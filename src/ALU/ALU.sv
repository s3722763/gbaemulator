==> flow/design.v <==
module ALU (
	input[31:0] aBus,
	input[31:0] barrelOutput,
	input clk,
	input[3:0] aluOp,
	input updateFlags,
	input carryFlag, zeroFlag, overflowFlag, negativeFlag,
	output newCarryFlag, newZeroFlag, newOverflowFlag, newNegativeFlag,
	output[31:0] aluBus
);
    var opAnd, opEor, opSub, opRsb, opAdd, opAdc, opSbc, opRsc, opTst, opTeq, opCmp, opCmn, opOrr, opMov, opBic, opMvn;
    always @(posedge clk) begin
        opAnd = 1'b0;
        opEor = 1'b0;
        opSub = 1'b0;
        opRsb = 1'b0;
        opAdd = 1'b0;
        opAdc = 1'b0;
        opSbc = 1'b0;
        opRsc = 1'b0;
        opTst = 1'b0;
        opTeq = 1'b0;
        opCmp = 1'b0;
        opCmn = 1'b0;
        opOrr = 1'b0;
        opMov = 1'b0;
        opBic = 1'b0;
        opMvn = 1'b0;
        case(aluOp)
            4'b0000: begin
                opAnd = 1'b1;
            end
            4'b0001: begin
                opEor = 1'b1;
            end
            4'b0010: begin
                opSub = 1'b1;
            end
            4'b0011: begin
                opRsb = 1'b1;
            end
            4'b0100: begin
                opAdd = 1'b1;
            end
            4'b0101: begin
                opAdc = 1'b1;
            end
            4'b0110: begin
                opSbc = 1'b1;
            end
            4'b0111: begin
                opRsc = 1'b1;
            end
            4'b1000: begin
                opTst = 1'b1;
            end
            4'b1001: begin
                opTeq = 1'b1;
            end
            4'b1010: begin
                opCmp = 1'b1;
            end
            4'b1011: begin
                opCmn = 1'b1;
            end
            4'b1100: begin
                opOrr = 1'b1;
            end
            4'b1101: begin
                opMov = 1'b1;
            end
            4'b1110: begin
                opBic = 1'b1;
            end
            4'b1111: begin
                opMvn = 1'b1;
            end
        endcase
    end
	wire[31:0] outputValue;
	wire canOutput;
	assign canOutput = opAnd | opEor | opSub | opRsb | opAdd | opAdc | opSbc | opRsc | opTst | opTeq | opCmp | opCmn | opOrr | opMov | opBic | opMvn;
	assign aluBus = canOutput ? outputValue : 32'bzzzzzzzzzzzzzzzzzzzzzzzzzzzzzzzz;
	wire considerCarryFlag;
	assign considerCarryFlag = opAdc | opSbc | opRsc;
	wire[31:0] addModuleResult;
	wire addModuleNewCarryFlag, addModuleNewOverflowFlag;
	AddModuleALU addModuleAlu(
		.firstInput(aBus),
		.secondInput(barrelOutput),
		.result(addModuleResult),
		.carryFlag(carryFlag),
		.countCarry(considerCarryFlag),
		.newCarryFlag(addModuleNewCarryFlag),
		.newOverflowFlag(addModuleNewOverflowFlag)
	);
	wire[31:0] subtractModuleResult;
	wire subtractModuleNewCarryFlag, subtractModuleNewOverflowFlag;
	wire reverseInputs;
	assign reverseInputs = opRsb | opRsc;
	SubtractModuleALU subtractModuleAlu(
		.firstInput(aBus),
		.secondInput(barrelOutput),
		.result(subtractModuleResult),
		.carryFlag(carryFlag),
		.countCarry(considerCarryFlag),
		.reverseInputs(reverseInputs),
		.newCarryFlag(subtractModuleNewCarryFlag),
		.newOverflowFlag(subtractModuleNewOverflowFlag)
	);
	wire[31:0] andResult;
	assign andResult = aBus & barrelOutput;
	wire[31:0] eorResult;
	assign eorResult = aBus ^ barrelOutput;
	wire[31:0] orrResult;
	assign orrResult = aBus | barrelOutput;
	wire[31:0] movResult;
	assign movResult = barrelOutput;
	wire[31:0] bicResult;
	assign bicResult = aBus & (~barrelOutput);
	wire[31:0] mvnResult;
	assign mvnResult = ~barrelOutput;
	assign outputValue = opAdd ? addModuleResult :
								opAdc ? addModuleResult :
								opCmn ? addModuleResult :
								opSbc ? subtractModuleResult :
								opRsc ? subtractModuleResult :
								opRsb ? subtractModuleResult :
								opSub ? subtractModuleResult :
								opCmp ? subtractModuleResult :
								opAnd ? andResult :
								opTst ? andResult :
								opEor ? eorResult :
								opTeq ? eorResult :
								opOrr ? orrResult :
								opMov ? movResult :
								opBic ? bicResult :
								opMvn ? mvnResult :
								32'h0;
	assign newCarryFlag = updateFlags ? (opAdd ? addModuleNewCarryFlag :
													 opAdc ? addModuleNewCarryFlag :
													 opCmn ? addModuleNewCarryFlag :
													 opSbc ? subtractModuleNewCarryFlag :
													 opRsc ? subtractModuleNewCarryFlag :
													 opRsb ? subtractModuleNewCarryFlag :
													 opSub ? subtractModuleNewCarryFlag :
													 opCmp ? subtractModuleNewCarryFlag :
													 1'b0)
												 : carryFlag;
	assign newZeroFlag = updateFlags ? outputValue == 0 : zeroFlag;
	assign newOverflowFlag = updateFlags ? (opAdd ? addModuleNewOverflowFlag :
														 opAdc ? addModuleNewOverflowFlag :
														 opCmn ? addModuleNewOverflowFlag :
														 opSbc ? subtractModuleNewOverflowFlag :
														 opRsc ? subtractModuleNewOverflowFlag :
														 opRsb ? subtractModuleNewOverflowFlag :
														 opSub ? subtractModuleNewOverflowFlag :
														 opCmp ? subtractModuleNewOverflowFlag :
														 1'b0)
													 : overflowFlag;
	assign newNegativeFlag = updateFlags ? outputValue[31] == 1 : negativeFlag;
endmodule
module AddModuleALU(
	input[31:0] firstInput,
	input[31:0] secondInput,
	output[31:0] result,
	input carryFlag,
	input countCarry,
	output newCarryFlag,
	output newOverflowFlag
);
	wire[31:0] tempResult;
	assign tempResult = firstInput + secondInput;
	assign result = countCarry ? tempResult + carryFlag : tempResult;
	assign newCarryFlag = (firstInput[31] & secondInput[31]) | (secondInput[31] & ~result[31]) | (firstInput[31] & ~result[31]);
	assign newOverflowFlag = (firstInput[31] & secondInput[31] & ~result[31]) | (~firstInput[31] & ~secondInput[31] & result[31]);
endmodule
module SubtractModuleALU (
	input[31:0] firstInput,
	input[31:0] secondInput,
	output[31:0] result,
	input carryFlag,
	input countCarry,
	input reverseInputs,
	output newCarryFlag,
	output newOverflowFlag
);
	wire[31:0] actualFirstInput, actualSecondInput, tempResult;
	assign actualFirstInput = reverseInputs ? secondInput : firstInput;
	assign actualSecondInput = reverseInputs ? firstInput : secondInput;
	assign tempResult = actualFirstInput - actualSecondInput;
	assign result = countCarry ? tempResult + carryFlag - 1 : tempResult;
	assign newCarryFlag = (actualFirstInput[31] & ~actualSecondInput[31] & ~result[31]) | (~actualFirstInput[31] & actualSecondInput[31] & result[31]);
	assign newOverflowFlag = (~actualFirstInput[31] & actualSecondInput[31]) | (actualSecondInput[31] & result[31]) | (result[31] & ~actualSecondInput[31]);										
endmodule
---- Step by step through the tools: ALU ----
What the tools print for ALU, step after step.
Line numbers count from 1 in the design file above.
Operators: Yosys type, input widths -> output width; for muxes data width and select width s.
Library cell names are shortened.
Not given: --
design
  top module .............................. ALU
  clock ................................... clk
  library ................................. sky130hd
  timing corner ........................... tt_025C_1v80

---- Word-level counts ----
Source: Yosys, flattened and elaborated, memories not mapped. Widths are those after wreduce; folded enables and synchronous resets count as part of the registers. Registers that Yosys merges into a memory's read port (data or address) are not register bits. Print and check cells do not count. Equal cells are merged and count once.
Yosys's memory passes give these memory sizes; they may raise the number of words (mostly to a power of two), join words into wider ones and drop unused or constant bits.
cells by class
  mux-type cells .......................... 41
  add/sub/neg operators ................... 5
  bitwise gates (word level) .............. 47
  reduce/logical cells .................... 1
operators with widths
  operator               number
  $mux 32                21
  $add 32x1->32          2
  $and 32x32->32         2
  $sub 32x1->32 const B  1
  $add 32x32->32         1
  $sub 32x32->32         1
  $or 32x32->32          1
  $xor 32x32->32         1
  $not 32->32            1
  $logic_not 32->1       1
  $or 1x1->1             24
  $mux 1                 20
  $and 1x1->1            12
  $not 1->1              6
word-level totals
  clocked read ports x word width ......... 16
  register bits after elaboration ......... 0
  bits in read-only memories .............. 256
  memories kept ........................... 1
  bits of input ports ..................... 74
  output and inout port bits .............. 36
  cells after elaboration ................. 95
memories
  memory            depth  bits a word  rd ports  write ports  RTL line  RTL
  (name not given)  16     16           1         0            29        case(aluOp)

---- Longest topological paths ----
Depth = most cells in a row (Yosys ltp): at word level without a register or memory, in the mapped netlist without a sequential cell, where the memories' decode and read muxes count.
logic depth
  depth after elaboration ................. 19
  ABC_AREA ................................ 0
  depth in mapped cells ................... 20
  gate-level depth less buffers ........... 17

---- Synthesis result ----
The flow's flattened synthesis, as Yosys stat reports it; memories are mapped. The netlist is that of the ABC_AREA named above (0 if unset); the other value can give another one.
cells by type
  cell      number  total area (µm²)
  ha_1      101     1.26E+03
  nor2_1    152     570.547
  a21oi_1   110     550.528
  xnor2_1   56      490.47
  o21ai_0   86      430.413
  a211oi_1  49      367.853
  nand2_1   95      356.592
  nor3_1    71      355.341
  inv_1     88      330.317
  nand2b_1  52      325.312
  dfxtp_1   16      320.307
  clkbuf_1  84      315.302
  a211o_1   27      236.477
  o21a_1    31      232.723
  xor2_1    24      210.202
  o211ai_1  27      202.694
  a311oi_1  19      166.41
  nand4_1   26      162.656
Other cell types: 65; their cells: 431.
mapped netlist
  flip-flops .............................. 16
  sequential part of the area ............. 320.3 µm²
  mapped cells ............................ 1545
  chip area (Yosys) ....................... 10163.5 µm²
By module: a second synthesis without flattening, with its own total; a netlist apart from the flattened one above.
second synthesis, totals
  cells (unflattened synthesis) ........... 1503
  area total of the unflattened synthesis .. 10670.2 µm²
Rows give one instance, submodules left out.
modules
  module             cells  area (µm²)  instances
  ALU                601    4131.5      1
  SubtractModuleALU  508    3734.8      1
  AddModuleALU       394    2803.9      1

---- Worst setup path after synthesis ----
Path of least setup slack by OpenSTA after synthesis, without wires, with an ideal clock, recovery checks aside; 20% of the period is set as input and as output delay. Where synthesis merged equal registers, the netlist keeps one of their names.
timing post-synthesis
  kind .................................... input to output
  start ................................... in barrelOutput[3]
  end ..................................... out newZeroFlag
  stages .................................. 17
  external input delay .................... 2220 ps
  slack ................................... 2514 ps
  data arrival time ....................... 6366 ps
  delay of the path ....................... 4146 ps
  clock period ............................ 11100 ps
  launch time at the first pin ............ 2220 ps
  synthesis period reached ................ 8586 ps
"delay of the path" = arrival - input delay + setup time.
A path that ends at an output port has no setup time.
"stages": output pins that drive a net of the path, with the launching flip-flop's if there is one; two outputs of one cell count as two.
"synthesis period reached" = period - worst setup slack (recovery checks aside). The figure is calculated, with input and output delays left at 20% of the set period.
Between the ends stands the longest chain of elaborated cells between them, by number of cells; it is not shown to be the way that was timed. Of several equally long chains one is given.
Each line given opens the expression or statement behind the cell; cells for indexed reads and writes are added by Yosys, which also makes memories of some case tables.
on the way, post-synthesis
  path through ............................ inv_1 ha_1 clkbuf_1 nand2_1 o31a_1 a21oi_1 o21ai_0 xor2_1 nor4_1 nand4_1 or3_1 a32o_1 nor3_1 a31o_2 a2111oi_0 nand4b_1 o21ai_1
  cells in the longest elaborated chain ... 19
  elaborated cells between the ends (all ways) .. 32
  those cells by class .................... add/sub (5); mux (21); logic (5); reduce/logical (1)
RTL lines, path post-synthesis
  item                RTL line  RTL
  start: declaration  3         input[31:0] barrelOutput,
  $not 32->32         122       assign mvnResult = ~barrelOutput;
  $mux 32             138       opMvn ? mvnResult :
  $mux 32             137       opBic ? bicResult :
  $mux 32             136       opMov ? movResult :
  $mux 32             135       opOrr ? orrResult :
  $mux 32             134       opTeq ? eorResult :
  $mux 32             133       opEor ? eorResult :
  (+5 left out)       --
  $mux 32             127       opRsc ? subtractModuleResult :
  $mux 32             126       opSbc ? subtractModuleResult :
  $mux 32             125       opCmn ? addModuleResult :
  $mux 32             124       opAdc ? addModuleResult :
  $mux 32             123       assign outputValue = opAdd ? addModuleResult :
  $logic_not 32->1    150       assign newZeroFlag = updateFlags ? outputValue == 0 : zeroFlag;
  $mux 1              150
  end: declaration    8         output newCarryFlag, newZeroFlag, newOverflowFlag, newNegativeFlag,

---- Worst path after layout ----
Path of least setup slack in the final report of job 1 (OpenROAD, finished layout, wires in). Where an end is a register, its clock arrival counts in the times.
The report prints the path's times to 10 ps; the period is as set.
timing post-layout
  kind .................................... input to output
  start ................................... in barrelOutput[6]
  end ..................................... out newZeroFlag
  stages .................................. 21
  external input delay .................... 890 ps
  clock period ............................ 4430 ps
  launch time at the first pin ............ 890 ps
  data arrival time ....................... 5720 ps
  slack ................................... -2180 ps
Between the ends stands the longest chain of elaborated cells between them, by number of cells; it is not shown to be the way that was timed. Of several equally long chains one is given.
on the way, post-layout
  path through ............................ clkdlybuf4s15_1 buf_6 nand2b_4 buf_4 o22a_1 o21ai_2 buf_4 o21a_2 nor3_2 xnor2_1 buf_4 nand3_2 or4b_4 buf_6 or4b_1 and3b_1 a31oi_1 nor4b_2 nand4b_1 o21ai_2 buf_2
  cells in the longest elaborated chain ... 19
  elaborated cells between the ends (all ways) .. 32
  those cells by class .................... add/sub (5); mux (21); logic (5); reduce/logical (1)
RTL lines, path post-layout
  item                RTL line  RTL
  start: declaration  3         input[31:0] barrelOutput,
  $not 32->32         122       assign mvnResult = ~barrelOutput;
  $mux 32             138       opMvn ? mvnResult :
  $mux 32             137       opBic ? bicResult :
  $mux 32             136       opMov ? movResult :
  $mux 32             135       opOrr ? orrResult :
  $mux 32             134       opTeq ? eorResult :
  $mux 32             133       opEor ? eorResult :
  (+5 left out)       --
  $mux 32             127       opRsc ? subtractModuleResult :
  $mux 32             126       opSbc ? subtractModuleResult :
  $mux 32             125       opCmn ? addModuleResult :
  $mux 32             124       opAdc ? addModuleResult :
  $mux 32             123       assign outputValue = opAdd ? addModuleResult :
  $logic_not 32->1    150       assign newZeroFlag = updateFlags ? outputValue == 0 : zeroFlag;
  $mux 1              150
  end: declaration    8         output newCarryFlag, newZeroFlag, newOverflowFlag, newNegativeFlag,

Measured results for ALU: 2 stored runs of the Yosys and OpenROAD flow on sky130hd. The settings differ; the order carries no meaning. The constraints put input and output delay at 20% of the set period each and load the outputs with 0.01 pF.
By "clock period achieved" is meant the clock period of the run minus its worst setup slack. This is arithmetic on one report: input and output delays are still those of the set period (20% each).
"time used up by the worst setup path": the worst setup path's part of the clock period (all of it between registers, 20% less for each end at a port) less its slack. A launch clock that arrives late makes it longer, a capture clock that arrives late makes it shorter.
"total power of the final layout" rests on the timing tool's default activity at the inputs, not on a simulated workload.
"time used up by the worst setup path" is given in steps of 10 ps.

---- job 1 ----
settings
  period_ns = 4.43
  CORE_UTILIZATION = 39
  CORE_ASPECT_RATIO = 1.73
  CELL_PAD_IN_SITES_DETAIL_PLACEMENT = 0
  GPL_ROUTABILITY_DRIVEN = 0
  CTS_CLUSTER_DIAMETER = 207
  MAX_ROUTING_LAYER = met4
  CAP_MARGIN = 20
  CORE_MARGIN = 2
  SLEW_MARGIN = 20
results
  Yosys chip area after synthesis ......... 10163.5 µm²
  die footprint ........................... 27416.6 µm²
  standard-cell area of the final layout .. 18736.7 µm²
  utilization ............................. 73.1%
  worst setup slack after layout .......... -2179 ps
  total negative slack .................... -39893 ps
  worst hold slack ........................ 1355 ps
  total power of the final layout ......... 3.738 mW
  clock period achieved ................... 6609 ps
  time used up by the worst setup path .... 4840 ps
  worst setup path type ................... input to output

---- job 2 ----
settings
  period_ns = 10.8
  CORE_UTILIZATION = 56
  GPL_TIMING_DRIVEN = 1
  SLEW_MARGIN = 15
  MIN_ROUTING_LAYER = met1
  CAP_MARGIN = 20
  CORE_MARGIN = 2
results
  Yosys chip area after synthesis ......... 10163.5 µm²
  die footprint ........................... 19243.2 µm²
  standard-cell area of the final layout .. 11459.7 µm²
  utilization ............................. 64.0%
  worst setup slack after layout .......... 400 ps
  total negative slack .................... 0 ps
  worst hold slack ........................ 2652 ps
  total power of the final layout ......... 0.8834 mW
  clock period achieved ................... 10400 ps
  time used up by the worst setup path .... 6080 ps
  worst setup path type ................... input to output
