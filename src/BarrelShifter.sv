==> flow/design.v <==
`timescale 1ns / 1ps
module BarrelShifter(
    input clk,
    input[31:0] b_bus,
    input[1:0] shift_type,
    input[4:0] shift_amount_imm,
    input[7:0] shift_amount_reg,
    input reg_shift,
    output var[31:0] alu_input
);  
    var[31:0] register_shift_output, imm_shift_output;
    always_ff @(posedge clk) begin
        case (shift_type)
         2'b00: begin
            register_shift_output = b_bus << shift_amount_reg;
         end
         2'b01: begin
            register_shift_output = b_bus >> shift_amount_reg;
         end
         2'b10: begin
            register_shift_output = b_bus >>> shift_amount_reg;
         end
         2'b11: begin
            register_shift_output = (b_bus << shift_amount_reg) | (b_bus >> (32 - shift_amount_reg));
         end
        endcase
    end
    always_comb begin
        case (shift_type)
         2'b00: begin
            imm_shift_output = b_bus << shift_amount_imm;
         end
         2'b01: begin
            imm_shift_output = b_bus >> shift_amount_imm;
         end
         2'b10: begin
            imm_shift_output = b_bus >>> shift_amount_imm;
         end
         2'b11: begin
            imm_shift_output = (b_bus << shift_amount_imm) | (b_bus >> (32 - shift_amount_imm));
         end
        endcase
    end
    always_comb begin
        if (reg_shift == 1'b1) begin
            alu_input = register_shift_output;
        end else begin
            alu_input = imm_shift_output;
        end
    end
endmodule
* From RTL to reports: BarrelShifter *
The steps from the RTL of BarrelShifter to its reports follow in flow order.
Line numbers count from 1 in the design file above.
Operators: Yosys type, input widths -> output width; for muxes data width and select width s.
Cell names lack the library's common part.
The mark -- stands for no value.

design
  top = BarrelShifter
  clock port = clk
  library = sky130hd
  library corner = tt_025C_1v80

* Elaborated design *
Source: Yosys, flattened and elaborated, memories not mapped. Widths are those after wreduce; folded enables and synchronous resets count as part of the registers. Registers that Yosys merges into a memory's read port (data or address) are not register bits. Print and check cells do not count. Equal cells are merged and count once.

operators by class
  add/subtract/negate cells = 2
  eq/ne operators = 3
  shift-type cells = 8
  multiplexer cells = 3
  bitwise logic cells = 2
  reductions and logical operators = 1

operators by type and width
  cell                 number
  $pmux 32 s4          2
  $or 32x32->32        2
  $shr 32x32->32       2
  $shl 32x5->32        1
  $shr 32x5->32        1
  $sshr 32x5->32       1
  $shl 32x8->32        1
  $shr 32x8->32        1
  $sshr 32x8->32       1
  $mux 32              1
  $sub 6x8->9 const A  1
  $sub 6x5->7 const A  1
  $eq 2x2->1 const B   2
  $eq 2x1->1 const B   1
  $logic_not 2->1      1

storage and ports
  register bits after elaboration = 32
  output and inout bits = 32
  word-level cells = 20

* Longest topological paths *
Depth = most cells in a row (Yosys ltp): at word level without a register or memory, in the mapped netlist without a sequential cell, where the memories' decode and read muxes count.

depth
  depth in word-level cells = 5
  ABC_AREA = 0
  depth in mapped cells = 14
  depth with buffers taken out = 8

* Mapped cells and area *
Source: synth_stat.txt of the flow (Yosys; design flattened, memories mapped). It holds for the ABC_AREA given above (unset counts as 0); a run with the other value may have another netlist.
Totals and module areas in this step are rounded.

cells by type
  cell       number  total area (µm²)
  mux4_2     141     3.18E+03
  mux2i_1    134     1.34E+03
  mux2_2     68      765.734
  dfxtp_1    32      640.614
  nand2_1    164     615.59
  nor2_1     146     548.026
  clkbuf_1   121     454.186
  nand3_1    59      295.283
  o21ai_0    53      265.254
  a21oi_1    52      260.25
  buf_2      41      205.197
  o22ai_1    30      187.68
  nor3_1     37      185.178
  a211oi_1   23      172.666
  a32oi_1    19      166.41
  o211ai_1   20      150.144
  buf_6      13      146.39
  a2bb2oi_1  15      131.376

Other cell types: 71; their cells: 363.

mapped netlist
  cells in the netlist = 1,531
  cell area after synthesis = 12,600 µm²
  flip-flops = 32

* Worst setup path after synthesis *
Source: OpenSTA report_checks on the synthesized netlist (no wires, ideal clock, input and output delay 20% of the period each), path of least setup slack; recovery checks are left aside. Register names are those of the netlist, which keeps one name where synthesis merged equal registers.

timing path after synthesis
  path kind = input -> output
  start point = input port shift_amount_imm[1]
  end point = output port alu_input[13]
  clock period = 4,360 ps
  external output delay = 872 ps
  time at the first pin = 872 ps
  data arrival time = 3,587 ps
  data required time = 3,488 ps
  path slack = -99 ps
  delay of the path = 2,715 ps
  stages = 13
  period reached after synthesis = 4,459 ps

"delay of the path" is the arrival time less input delay plus setup time.
At an output port there is no setup time.
"stages": output pins that drive a net of the path, with the launching flip-flop's if there is one; two outputs of one cell count as two.
"period reached after synthesis" is the clock period less the worst setup slack; recovery checks do not enter. This is arithmetic on one report: input and output delays are still those of the set period (20% each).
The rows between start and end are the longest chain of elaborated cells between them; the timing report does not say that the signal goes this way. Where chains are equally long, one stands for them.
A line is the first line of the expression or statement that the cell stems from. Yosys adds cells for indexed reads and writes and turns some case tables into memories.

on the way, after synthesis
  cells stage by stage = buf_4 buf_4 clkinv_1 ha_1 buf_2 buf_2 buf_2 mux4_2 mux2i_1 mux2i_1 a221o_1 o31ai_1 a2bb2oi_1
  cells in the longest elaborated chain = 5
  elaborated cells on any way between the ends = 8
  classes of those cells = add/sub: 1; shift: 4; mux: 2; logic: 1

ends and longest elaborated chain, after synthesis
  what                line  text
  start: declaration  6     input[4:0] shift_amount_imm,
  $sub 6x5->7         40    imm_shift_output = (b_bus << shift_amount_imm) | (b_bus >> (32 - shift_amount_imm));
  $shr 32x32->32      40
  $or 32x32->32       40
  $pmux 32 s4         29    case (shift_type)
  $mux 32             45    if (reg_shift == 1'b1) begin
  end: declaration    9     output var[31:0] alu_input

* Timing after layout *
From the final timing report of record 1: the path of least setup slack in the routed layout; clock arrival at registers is part of the times.
The report prints the path's times to 10 ps; the period is as set.

timing path after layout
  path kind = input -> output
  start point = input port b_bus[16]
  end point = output port alu_input[13]
  clock period = 6,360 ps
  external output delay = 1,270 ps
  time at the first pin = 1,270 ps
  data arrival time = 4,880 ps
  data required time = 5,090 ps
  path slack = 210 ps
  stages = 8

on the way, after layout
  cells stage by stage = clkdlybuf4s50_1 mux4_2 mux2i_1 mux2i_1 a221o_1 o31ai_1 a2bb2oi_1 clkdlybuf4s50_1

ends and longest elaborated chain, after layout
  what                line  text
  start: declaration  4     input[31:0] b_bus,
  end: declaration    9     output var[31:0] alu_input

No chain of elaborated cells between the ends is given.

Stored flow runs of BarrelShifter (2 of them; Yosys, OpenROAD, sky130hd). They differ in their settings and are not a sequence. Constraints: input delay and output delay 20% of the set period each, output load 0.01 pF.
"period reached" = clock period - worst setup slack. The figure is calculated, with input and output delays left at 20% of the set period.
By "time on the worst setup path" is meant the share of the clock period that the worst setup path is allowed (20% is reserved at inputs, 20% at outputs), minus its slack. Clock arrival times at its registers enter into it.
"power consumption" is the tool's figure for a default switching activity; nothing was simulated.
"time on the worst setup path" is known to 10 ps.
The measured numbers are rounded.
Settings: n/a = not set for that run.
Among the results, n/a means that no value is shown for the run.

name                                          record 1         record 2
period_ns                                     6.36             8.66
CORE_UTILIZATION                              32               57
PLACE_DENSITY_LB_ADDON                        0.2              n/a
CORE_ASPECT_RATIO                             1.16             0.61
CELL_PAD_IN_SITES_DETAIL_PLACEMENT            1                n/a
TNS_END_PERCENT                               100              n/a
CTS_CLUSTER_DIAMETER                          383              n/a
CAP_MARGIN                                    20               20
CORE_MARGIN                                   2                2
SLEW_MARGIN                                   20               40
SETUP_SLACK_MARGIN                            n/a              0.61
PLACE_DENSITY                                 n/a              0.5
CELL_PAD_IN_SITES_GLOBAL_PLACEMENT            n/a              3
area of the die (µm²)                         41,100           n/a
worst hold slack in the final report (ps)     1,770            n/a
standard-cell area of the final layout (µm²)  14,200           n/a
power consumption (W)                         0.00191          n/a
time on the worst setup path (ps)             3,610            n/a
worst path kind                               input -> output  n/a
period reached (ps)                           6,154            n/a
final design utilization (%)                  36.4             n/a
summed negative setup slack (ps)              0                n/a
worst setup slack after layout (ps)           206              n/a
synthesis area (µm²)                          12,600           n/a

Record 2: not finished: placement ended with error GPL-0301
