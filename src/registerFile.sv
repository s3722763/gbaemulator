==> flow/design.v <==
`timescale 1ns / 1ps
module RegisterFile(
    input clk,
    input reset_n,
    input read_from_gpr_to_a_bus_input,
    input read_from_gpr_to_b_bus_input,
    input[4:0] a_bus_read_register_input,
    input[4:0] b_bus_read_register_input,
    input[31:0] alu_bus,
    input[31:0] increment_bus,
    output var[31:0] a_bus,
    output var[31:0] b_bus,
    output var[31:0] pc_bus,
    output var overflow_flag, 
    output var carry_flag, 
    output var zero_flag, 
    output var negative_flag,
    input write_to_gpr,
    input[3:0] register_to_write_to,
    output var update_address_register
);
    var[31:0] general_purpose_registers[14:0];
    var[31:0] cspr;
    var[31:0] fiq_registers[4:0];
    var[31:0] supervisor_registers[1:0];
    var[31:0] abort_registers[1:0] ;
    var[31:0] irq_registers[1:0];
    var[31:0] undefined_registers[1:0];
    var[31:0] saved_process_status_registers[4:0];
    var[4:0] mode_bits;
    var state_bit, fiq_disable_flag, irq_disable_flag;
    assign mode_bits = cspr[4:0];
    assign state_bit = cspr[5];
    assign fiq_disable_flag = cspr[6];
    assign irq_disable_flag = cspr[7];
    assign overflow_flag = cspr[28];
    assign carry_flag = cspr[29];
    assign zero_flag = cspr[30];
    assign negative_flag = cspr[31];
    var user_mode, fiq_mode, irq_mode, supervisor_mode, abort_mode, undefined_mode, system_mode;
    assign user_mode = mode_bits == 5'b10000 ? 1 : 0;
    assign fiq_mode = mode_bits == 5'b10001 ? 1 : 0;
    assign irq_mode = mode_bits == 5'b10010 ? 1 : 0;
    assign abort_mode = mode_bits == 5'b10111 ? 1 : 0;
    assign undefined_mode = mode_bits == 5'b11011 ? 1 : 0;
    assign system_mode = mode_bits == 5'b11111 ? 1 : 0;
    genvar i;
    generate
        for (i = 0; i < 16; i = i + 1) begin: apply_gpr_values
            if (i >= 0 && i < 8) begin
                always_ff @(posedge clk) begin
                    if (register_to_write_to == i && write_to_gpr == 1'b1) begin
                        general_purpose_registers[i] = alu_bus;
                    end
                end
            end else if (i >= 8 && i < 14) begin
                always_ff @(posedge clk) begin
                    if (register_to_write_to == i && write_to_gpr == 1'b1) begin
                        if (fiq_mode == 1'b1) begin
                            fiq_registers[i - 8] = alu_bus;
                        end else begin
                            general_purpose_registers[i] = alu_bus;
                        end
                    end
                end
            end else begin
                always_ff @(posedge clk) begin
                    if (register_to_write_to == i && write_to_gpr == 1'b1) begin
                        if (fiq_mode == 1'b1) begin
                            fiq_registers[i - 14] = alu_bus;
                        end else if (supervisor_mode == 1'b1) begin
                            supervisor_registers[i - 14] = alu_bus;
                        end else if (abort_mode == 1'b1) begin
                            abort_registers[i - 14] = alu_bus;
                        end else if (irq_mode == 1'b1) begin
                            irq_registers[i - 14] = alu_bus;
                        end else if (undefined_mode == 1'b1) begin
                            undefined_registers[i - 14] = alu_bus;
                        end
                    end
                end
            end
        end
    endgenerate
    var read_from_gpr_to_a_bus;
    var read_from_gpr_to_b_bus;
    var[4:0] a_bus_read_register;
    var[4:0] b_bus_read_register;
    always @(posedge clk) begin
        read_from_gpr_to_a_bus = read_from_gpr_to_a_bus_input;
        read_from_gpr_to_b_bus = read_from_gpr_to_b_bus_input;
        a_bus_read_register = a_bus_read_register_input;
        b_bus_read_register = b_bus_read_register_input;
    end
    integer index;
    generate
        always_comb begin
            a_bus = 0;
            for (index = 0; index < 15; index = index + 1) begin: gpr_to_a_bus
                if (index >= 0 && index < 8) begin
                    if (a_bus_read_register == index && read_from_gpr_to_a_bus == 1'b1) begin
                        a_bus = general_purpose_registers[index];
                    end
                end else if (index >= 8 && index < 13) begin
                    if (a_bus_read_register == index && read_from_gpr_to_a_bus == 1'b1) begin
                        if (fiq_mode == 1'b1) begin
                            a_bus = fiq_registers[index - 8];
                        end else begin
                            a_bus = general_purpose_registers[index];
                        end
                    end
                end else begin
                    if (a_bus_read_register == index && read_from_gpr_to_a_bus == 1'b1) begin
                        if (fiq_mode == 1'b1) begin
                            a_bus = fiq_registers[index - 14];
                        end else if (supervisor_mode == 1'b1) begin
                            a_bus = supervisor_registers[index - 14];
                        end else if (abort_mode == 1'b1) begin
                            a_bus = abort_registers[index - 14];
                        end else if (irq_mode == 1'b1) begin
                            a_bus = irq_registers[index - 14];
                        end else if (undefined_mode == 1'b1) begin
                            a_bus = undefined_registers[index - 14];
                        end
                    end
                end
            end
        end
    endgenerate
    generate
        always_comb begin
            b_bus = 0;
            for (index = 0; index < 15; index = index + 1) begin: gpr_to_b_bus
                if (index >= 0 && index < 8) begin
                    if (b_bus_read_register == index && read_from_gpr_to_b_bus == 1'b1) begin
                        b_bus = general_purpose_registers[index];
                    end
                end else if (index >= 8 && index < 13) begin
                    if (b_bus_read_register == index && read_from_gpr_to_b_bus == 1'b1) begin
                        if (fiq_mode == 1'b1) begin
                            b_bus = fiq_registers[index - 8];
                        end else begin
                            b_bus = general_purpose_registers[index];
                        end
                    end
                end else begin
                    if (b_bus_read_register == index && read_from_gpr_to_b_bus == 1'b1) begin
                        if (fiq_mode == 1'b1) begin
                            b_bus = fiq_registers[index - 14];
                        end else if (supervisor_mode == 1'b1) begin
                            b_bus = supervisor_registers[index - 14];
                        end else if (abort_mode == 1'b1) begin
                            b_bus = abort_registers[index - 14];
                        end else if (irq_mode == 1'b1) begin
                            b_bus = irq_registers[index - 14];
                        end else if (undefined_mode == 1'b1) begin
                            b_bus = undefined_registers[index - 14];
                        end
                    end
                end
            end
        end
    endgenerate
    always_ff @(posedge clk) begin
        if (register_to_write_to == 15) begin
            general_purpose_registers[15] = alu_bus;
        end else begin
            general_purpose_registers[15] = increment_bus;
        end
    end
    assign pc_bus = general_purpose_registers[15];
endmodule
## Tool chain data of RegisterFile

Tool output for the design above, in the order of the flow.
Line numbers count from 1 in the design file above.
Cell names lack the library's common part.
A cell with n/a has no value.

| inputs | value |
|---|---|
| top module | RegisterFile |
| clock input | clk |
| cell library | sky130hd |
| corner | tt_025C_1v80 |

## After elaboration

Yosys after proc, flatten, opt, wreduce and memory -nomap, before mapping. Enables and synchronous resets that opt folds into registers are not counted as muxes. Print and check cells are not counted. Equal cells are merged and count once.

| operators by class | value |
|---|---|
| equality and inequality tests | 46 |
| multiplexer cells | 61 |
| bitwise logic cells | 4 |
| reduce/logical cells | 60 |

Operators with widths:

| cell | count |
|---|---|
| 32-bit two-way mux | 57 |
| 5-bit by 4-bit equality test with 1-bit output with constant B | 14 |
| 1-bit logical AND | 45 |
| 5-bit by 3-bit equality test with 1-bit output with constant B | 8 |
| 4-bit equality test with constant B | 7 |
| 5-bit by 2-bit equality test with 1-bit output with constant B | 4 |
| 5-bit equality test with constant B | 4 |
| 2-bit AND reduction | 8 |
| 4-bit by 3-bit equality test with 1-bit output with constant B | 4 |
| 5-bit by 1-bit equality test with 1-bit output with constant B | 2 |
| 5-bit logical NOT | 2 |
| 4-bit by 2-bit equality test with 1-bit output with constant B | 2 |
| 6-bit AND reduction | 1 |
| 5-bit AND reduction | 1 |
| 1-bit inverter | 4 |
| 4-bit by 1-bit equality test with 1-bit output with constant B | 1 |
| 4-bit logical NOT | 1 |
| 4-bit AND reduction | 1 |
| 1-bit two-way mux | 4 |
| 3-bit AND reduction | 1 |

| storage and ports | value |
|---|---|
| flip-flop bits (word level) | 780 |
| input bits | 83 |
| output and inout bits | 101 |
| cells after elaboration | 199 |

## Depth

Longest topological path by Yosys (ltp), each cell counted once; first at word level (registers and memories cut), then after technology mapping (sequential cells cut; the memories' decode and read muxes count).

| logic depth | value |
|---|---|
| depth after elaboration | 27 |
| ABC_AREA | 0 |
| gate-level depth with buffers | 7 |
| depth with buffers taken out | 4 |

## After synthesis

Yosys stat after the flow's synthesis: flattened, memories mapped to cells. It holds for the ABC_AREA given above (unset counts as 0); a run with the other value may have another netlist.
Totals and module areas in this step are rounded.

Cell types:

| type | count | area in all (um^2) |
|---|---|---|
| edfxtp_1 | 256 | 7.69E+03 |
| mux2i_1 | 97 | 970.931 |
| mux4_2 | 22 | 495.475 |
| o2bb2ai_1 | 41 | 359.094 |
| mux2_2 | 31 | 349.085 |
| a21oi_1 | 64 | 320.307 |
| buf_4 | 41 | 307.795 |
| a221o_1 | 28 | 280.269 |
| o21ai_0 | 53 | 265.254 |
| dfxtp_1 | 12 | 240.23 |
| a22oi_1 | 31 | 232.723 |
| nor2_1 | 62 | 232.723 |
| a221oi_1 | 24 | 210.202 |
| buf_2 | 36 | 180.173 |
| clkbuf_1 | 35 | 131.376 |
| nor4_1 | 17 | 106.352 |
| a21o_1 | 13 | 97.594 |
| nand2_1 | 25 | 93.84 |

Other cell types: 20; their cells: 82.

| mapped netlist | value |
|---|---|
| mapped cells | 970 |
| mapped area | 13,000 um^2 |
| sequential part of the area | 7,900 um^2 |
| mapped flip-flops | 268 |
| buffer cells | 117 |

## Worst setup path after synthesis

Source: OpenSTA report_checks on the synthesized netlist (no wires, ideal clock, input and output delay 20% of the period each), path of least setup slack; recovery checks are left aside. Register names are those of the netlist, which keeps one name where synthesis merged equal registers.

| timing post-synthesis | value |
|---|---|
| path type | input port to flip-flop |
| start | input register_to_write_to[3] |
| end | register general_purpose_registers[0][0] |
| period | 4.35 ns |
| input delay | 0.870 ns |
| library setup time | 0.461 ns |
| launch time at the first pin | 0.870 ns |
| arrival time | 3.588 ns |
| data required time | 3.889 ns |
| path slack | 0.300 ns |
| delay of the path | 3.179 ns |
| stages | 2 |
| path buffers | 0 |
| synthesis period reached | 4.05 ns |

"delay of the path" is the arrival time less input delay plus setup time.
"stages": output pins that drive a net of the path, with the launching flip-flop's if there is one; two outputs of one cell count as two.
"synthesis period reached" = period - worst setup slack (recovery checks aside). The figure is calculated, with input and output delays left at 20% of the set period.
Between the ends stands the longest chain of elaborated cells between them, by number of cells; it is not shown to be the way that was timed. Of several equally long chains one is given.
A line is the first line of the expression or statement that the cell stems from. Yosys adds cells for indexed reads and writes and turns some case tables into memories.

| on the way, post-synthesis | value |
|---|---|
| cells stage by stage | or3b_2 -> nor3_1 |
| cells in the longest elaborated chain | 2 |
| elaborated cells on any way between the ends | 2 |
| source lines of those cells | 1 |
| those cells by class | reduce/logical (2) |

Ends and longest elaborated chain, post-synthesis:

| item | RTL line | text |
|---|---|---|
| start: declaration | 19 | `input[3:0] register_to_write_to,` |
| 4-bit logical NOT | 52 | `if (register_to_write_to == i && write_to_gpr == 1'b1) begin` |
| 1-bit logical AND | 52 |  |
| end: assignment | 53 | `general_purpose_registers[i] = alu_bus;` |
| end: declaration | 22 | `var[31:0] general_purpose_registers[14:0];` |

## Timing after layout

From the final timing report of stored run 1: the path of least setup slack in the routed layout; clock arrival at registers is part of the times.

| timing after layout | value |
|---|---|
| path type | flip-flop to output port |
| start | register b_bus_read_register[2] |
| end | output b_bus[13] |
| period | 6.0 ns |
| external output delay | 1.20 ns |
| launch time at the first pin | 0.49 ns |
| arrival time | 3.62 ns |
| data required time | 4.80 ns |
| path slack | 1.18 ns |
| stages | 6 |
| path buffers | 1 |

Between the ends stands the longest chain of elaborated cells between them, by number of cells; it is not shown to be the way that was timed. Of several equally long chains one is given.

| on the way, after layout | value |
|---|---|
| cells stage by stage | dfxtp_2 -> clkinv_1 -> nor3_1 -> a22oi_1 -> a21oi_1 -> clkdlybuf4s50_1 |
| cells in the longest elaborated chain | 27 |
| elaborated cells on any way between the ends | 55 |
| source lines of those cells | 8 |
| those cells by class | eq/ne (14); mux (25); reduce/logical (16) |

Ends and longest elaborated chain, after layout:

| item | RTL line | text |
|---|---|---|
| start: declaration | 88 | `var[4:0] b_bus_read_register;` |
| start: assignment | 93 | `b_bus_read_register = b_bus_read_register_input;` |
| 5-bit logical NOT | 135 | `if (b_bus_read_register == index && read_from_gpr_to_b_bus == 1'b1) begin` |
| 1-bit logical AND | 135 |  |
| 32-bit two-way mux x8 | 135 |  |
| 32-bit two-way mux x5 | 139 | `if (b_bus_read_register == index && read_from_gpr_to_b_bus == 1'b1) begin` |
| 32-bit two-way mux | 156 | `end else if (undefined_mode == 1'b1) begin` |
| 32-bit two-way mux | 154 | `end else if (irq_mode == 1'b1) begin` |
| 32-bit two-way mux | 152 | `end else if (abort_mode == 1'b1) begin` |
| [2 not listed] | n/a |  |
| 32-bit two-way mux | 147 | `if (b_bus_read_register == index && read_from_gpr_to_b_bus == 1'b1) begin` |
| 32-bit two-way mux | 156 |  |
| 32-bit two-way mux | 154 |  |
| 32-bit two-way mux | 152 |  |
| 32-bit two-way mux | 150 | `end else if (supervisor_mode == 1'b1) begin` |
| 32-bit two-way mux | 148 | `if (fiq_mode == 1'b1) begin` |
| 32-bit two-way mux | 147 |  |
| end: declaration | 12 | `output var[31:0] b_bus,` |

Lab notebook: RegisterFile

RegisterFile through Yosys and OpenROAD on sky130hd: 2 stored runs, unordered, with their settings and measured results. The constraints put input and output delay at 20% of the set period each and load the outputs with 0.01 pF.
"reached clock period" is the run's clock period less its worst setup slack. It is reckoned from that one timing run; input and output delays stay at 20% of the period that was set.
"worst setup path time": the worst setup path's part of the clock period (all of it between registers, 20% less for each end at a port) less its slack. A launch clock that arrives late makes it longer, a capture clock that arrives late makes it shorter.
"total power after layout" is the tool's figure for a default switching activity; nothing was simulated.
Results are given in rounded form.
Among the settings, . means not set for that run.

| setting or result | stored run 1 | stored run 2 |
|---|---|---|
| period_ns | 6.0 | 2.78 |
| CORE_UTILIZATION | 46 | 51 |
| CELL_PAD_IN_SITES_GLOBAL_PLACEMENT | 0 | . |
| TNS_END_PERCENT | 90 | 80 |
| CTS_CLUSTER_SIZE | 20 | 20 |
| CTS_CLUSTER_DIAMETER | 337 | 178 |
| CAP_MARGIN | 20 | 25 |
| CORE_MARGIN | 2 | 3 |
| SLEW_MARGIN | 20 | 20 |
| SETUP_SLACK_MARGIN | . | 0.64 |
| PLACE_DENSITY_LB_ADDON | . | 0.09 |
| GPL_ROUTABILITY_DRIVEN | . | 0 |
| MIN_ROUTING_LAYER | . | met1 |
| worst setup path time (ns) | 3.62 | 2.25 |
| kind of the worst setup path | flip-flop to output port | flip-flop to output port |
| standard-cell area after routing (um^2) | 15,000 | 18,000 |
| post-route worst hold slack (ns) | 1.1 | 0.50 |
| area of the synthesized netlist (um^2) | 13,000 | 13,000 |
| total power after layout (mW) | 3.7 | 8.4 |
| utilization after routing | 0.54 | 0.72 |
| overall die area (um^2) | 30,000 | 27,000 |
| worst slack on setup checks (ns) | 1.2 | -0.024 |
| reached clock period (ns) | 4.825 | 2.804 |
| sum of negative setup slack (ns) | 0.000 | -0.024 |
